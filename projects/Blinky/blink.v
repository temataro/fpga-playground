==> flow/design.v <==
module blink (
input clk,
output LED1,
output LED2,
output LED3,
output LED4
);
  localparam bits = 4;
  localparam delay = 22;
  reg[bits + delay-1 : 0] counter = 0;
  reg[bits        -1 : 0]     out = 0;
  always @(posedge clk) begin
    counter <= counter + 1;
    out <= counter >> delay;
  end
  assign {LED1, LED2, LED3, LED4} = out;
endmodule
# Tool chain data of blink
# Tool output for the design above, in the order of the flow.
# Lines are those of the file above, counted from 1.
# Operators carry their Yosys type and port widths (W data, S select, Z words).
# Cell names lack the library's common part.
# Not given: --
dict set report design {
  design {blink}
  clock_port {clk}
  library {sky130hd}
  corner {tt_025C_1v80}
}

# Word-level counts
# Counts by Yosys on the flattened word-level netlist (proc, flatten, opt, wreduce; memories kept). Register bits leave out memories and registers merged into their read ports (data or address); mux counts leave out enables and synchronous resets folded into registers. Print and check cells are left out. Cells with the same type and inputs are merged into one.
dict set report bits {
  reg_bits 30
  inputBits 1
  out_inout_bits 4
}
dict set report classes {
  addsub 1
}
# operator count
set op_table {}
lappend op_table {{$add A26 B1 Y26 const B} 1}

# Logic depth
# Yosys ltp: most cells in a row. Word level: on the elaborated netlist, between registers, memories and ports. Mapped: between sequential cells and ports; inverters and the memories' decode and read muxes count.
dict set report depth {
  word_depth 1
  abc_area 0
  mapped_depth 6
  ltp_nobuf 5
}

# After synthesis
# The flow's flattened synthesis, as Yosys stat reports it; memories are mapped. The netlist is that of the ABC_AREA named above (0 if unset); the other value can give another one.
# The area totals of this step are shown rounded.
# cell count
set types {}
lappend types {dfxtp_1 30}
lappend types {xnor2_1 17}
lappend types {xor2_1 7}
lappend types {nand4_1 7}
lappend types {nand3_1 7}
lappend types {nand2_1 8}
lappend types {nand4_4 1}
lappend types {nor4_4 1}
lappend types {and3_1 3}
lappend types {nor2_1 5}
lappend types {nor3_1 3}
lappend types {nor4b_2 1}
lappend types {ha_1 1}
lappend types {or2_2 2}
lappend types {inv_1 3}
lappend types {and4_1 1}
lappend types {nand3b_1 1}
lappend types {and2_1 1}
lappend types {buf_2 1}
dict set report mapped {
  mapped_cells 100
  area_um2 1094
  sequential_area_um2 600.6
  flip_flops 30
}

# Timing after synthesis
# OpenSTA on the mapped netlist: ideal clock, no wires. The path of least setup slack (recovery checks aside). Input and output delay are each 20% of the period. Register names are those of the netlist, which keeps one name where synthesis merged equal registers.
dict set report synth_path {
  kind {register to register}
  start {register counter[0]}
  end {register counter[10]}
  tclk_ns 1.75
  setup_ns 0.118
  launch_ns 0.000
  t_arrival_ns 1.365
  slack_ns 0.266
  path_delay_ns 1.483
  path_stages 7
  n_path_buf 1
  period_less_setup_slack_ns 1.484
}
# "path_delay_ns" is the arrival time less input delay plus setup time.
# "path_stages" counts driving pins, that of a launching flip-flop among them; a cell with two outputs on the path counts twice.
# "period_less_setup_slack_ns" is the clock period less the worst setup slack; recovery checks do not enter. This is arithmetic on one report: input and output delays are still those of the set period (20% each).
# Between the ends stands the longest chain of elaborated cells between them, by number of cells; it is not shown to be the way that was timed. Of several equally long chains one is given.
# A line is the first line of the expression or statement that the cell stems from. Yosys adds cells for indexed reads and writes and turns some case tables into memories.
dict set report synth_via {
  cell_sequence {dfxtp_1 ha_1 and4_1 buf_2 nand4_1 or2_2 xnor2_1}
  elab_chain_cells 1
  cone_cells 1
  classes_between {1 x add/sub}
}
# element line
set synth_lines {}
lappend synth_lines {{start, declared} 10} ;# reg[bits + delay-1 : 0] counter = 0;
lappend synth_lines {{start, assigned} 13} ;# counter <= counter + 1;
lappend synth_lines {{$add A26 B1 Y26} 13}
lappend synth_lines {{end, assigned} 13}
lappend synth_lines {{end, declared} 10}

# Path in the finished layout
# Path of least setup slack in the final report of run A (OpenROAD, finished layout, wires in). Where an end is a register, its clock arrival counts in the times.
dict set report layout_path {
  kind {register to output}
  start {register out[3]}
  end {output LED1}
  tclk_ns 2.27
  launch_ns 0.32
  t_arrival_ns 1.18
  slack_ns 0.63
  path_stages 2
  n_path_buf 1
}
dict set report layout_via {
  cell_sequence {dfxtp_1 clkdlybuf4s50_1}
  elab_chain_cells 0
  cone_cells 0
}
# element line
set layout_lines {}
lappend layout_lines {{start, declared} 11} ;# reg[bits        -1 : 0]     out = 0;
lappend layout_lines {{start, assigned} 14} ;# out <= counter >> delay;
lappend layout_lines {{end, declared} 3} ;# output LED1,

# Flow runs of blink

2 stored runs of blink in the flow (synthesis by Yosys, layout by OpenROAD, sky130hd cells), in arbitrary order. Constraints: input delay and output delay 20% of the set period each, output load 0.01 pF.
"clock_period_reached_ns" is the run's clock period less its worst setup slack. It is reckoned from that one timing run; input and output delays stay at 20% of the period that was set.
By "power.total_w" is meant OpenSTA's value without simulated activity: inputs other than the clock are taken to toggle once in ten clock periods, and the tool carries that through the logic.
The measured numbers are rounded.

# run A
==> flow/run.sh <==
#!/bin/bash
# the make line also repeats the synthesis and layout settings of config.mk as NAME=value (left out here)
make -C /OpenROAD-flow-scripts/flow DESIGN_CONFIG=/design/flow/config.mk WORK_HOME=/design/flow/orfs CLKGATE_MAP_FILE= finish
==> flow/config.mk <==
export PLATFORM = sky130hd
export DESIGN_NAME = blink
export DESIGN_NICKNAME = blink
export VERILOG_FILES = /design/flow/design.v
export SDC_FILE = /design/flow/constraint.sdc
export NUM_CORES = 4
export LEC_CHECK = 0
export CAP_MARGIN = 20
export CORE_MARGIN = 2
export CORE_UTILIZATION = 40
export SLEW_MARGIN = 20
==> flow/constraint.sdc <==
create_clock -name core_clock -period 2.27 [get_ports {clk}]
set_input_delay 0.4540 -clock core_clock [delete_from_list [all_inputs] [get_ports {clk}]]
set_output_delay 0.4540 -clock core_clock [all_outputs]
set_load 0.01 [all_outputs]

==> run A: results <==
setup_worst_slack_ns=0.634
final_stdcell_area_um2=1226
holdWs_ns=0.379
synth_chip_area_um2=1094
design.die.area_um2=3168
power.total_w=0.0008467
clock_period_reached_ns=1.636
final_util_frac=0.482

# run B
==> flow/run.sh <==
#!/bin/bash
# the make line also repeats the synthesis and layout settings of config.mk as NAME=value (left out here)
make -C /OpenROAD-flow-scripts/flow DESIGN_CONFIG=/design/flow/config.mk WORK_HOME=/design/flow/orfs CLKGATE_MAP_FILE= finish
==> flow/config.mk <==
export PLATFORM = sky130hd
export DESIGN_NAME = blink
export DESIGN_NICKNAME = blink
export VERILOG_FILES = /design/flow/design.v
export SDC_FILE = /design/flow/constraint.sdc
export NUM_CORES = 4
export LEC_CHECK = 0
export ABC_AREA = 1
export CAP_MARGIN = 20
export CORE_MARGIN = 7
export CORE_UTILIZATION = 23
export CTS_CLUSTER_DIAMETER = 153
export CTS_CLUSTER_SIZE = 24
export GPL_TIMING_DRIVEN = 0
export MIN_ROUTING_LAYER = met1
export PLACE_DENSITY_LB_ADDON = 0.13
export SLEW_MARGIN = 10
==> flow/constraint.sdc <==
create_clock -name core_clock -period 1.25 [get_ports {clk}]
set_input_delay 0.2500 -clock core_clock [delete_from_list [all_inputs] [get_ports {clk}]]
set_output_delay 0.2500 -clock core_clock [all_outputs]
set_load 0.01 [all_outputs]

==> run B: results <==
setup_worst_slack_ns=0.027
final_stdcell_area_um2=1642
holdWs_ns=0.373
synth_chip_area_um2=1329
design.die.area_um2=8102
power.total_w=0.001912
clock_period_reached_ns=1.223
final_util_frac=0.296
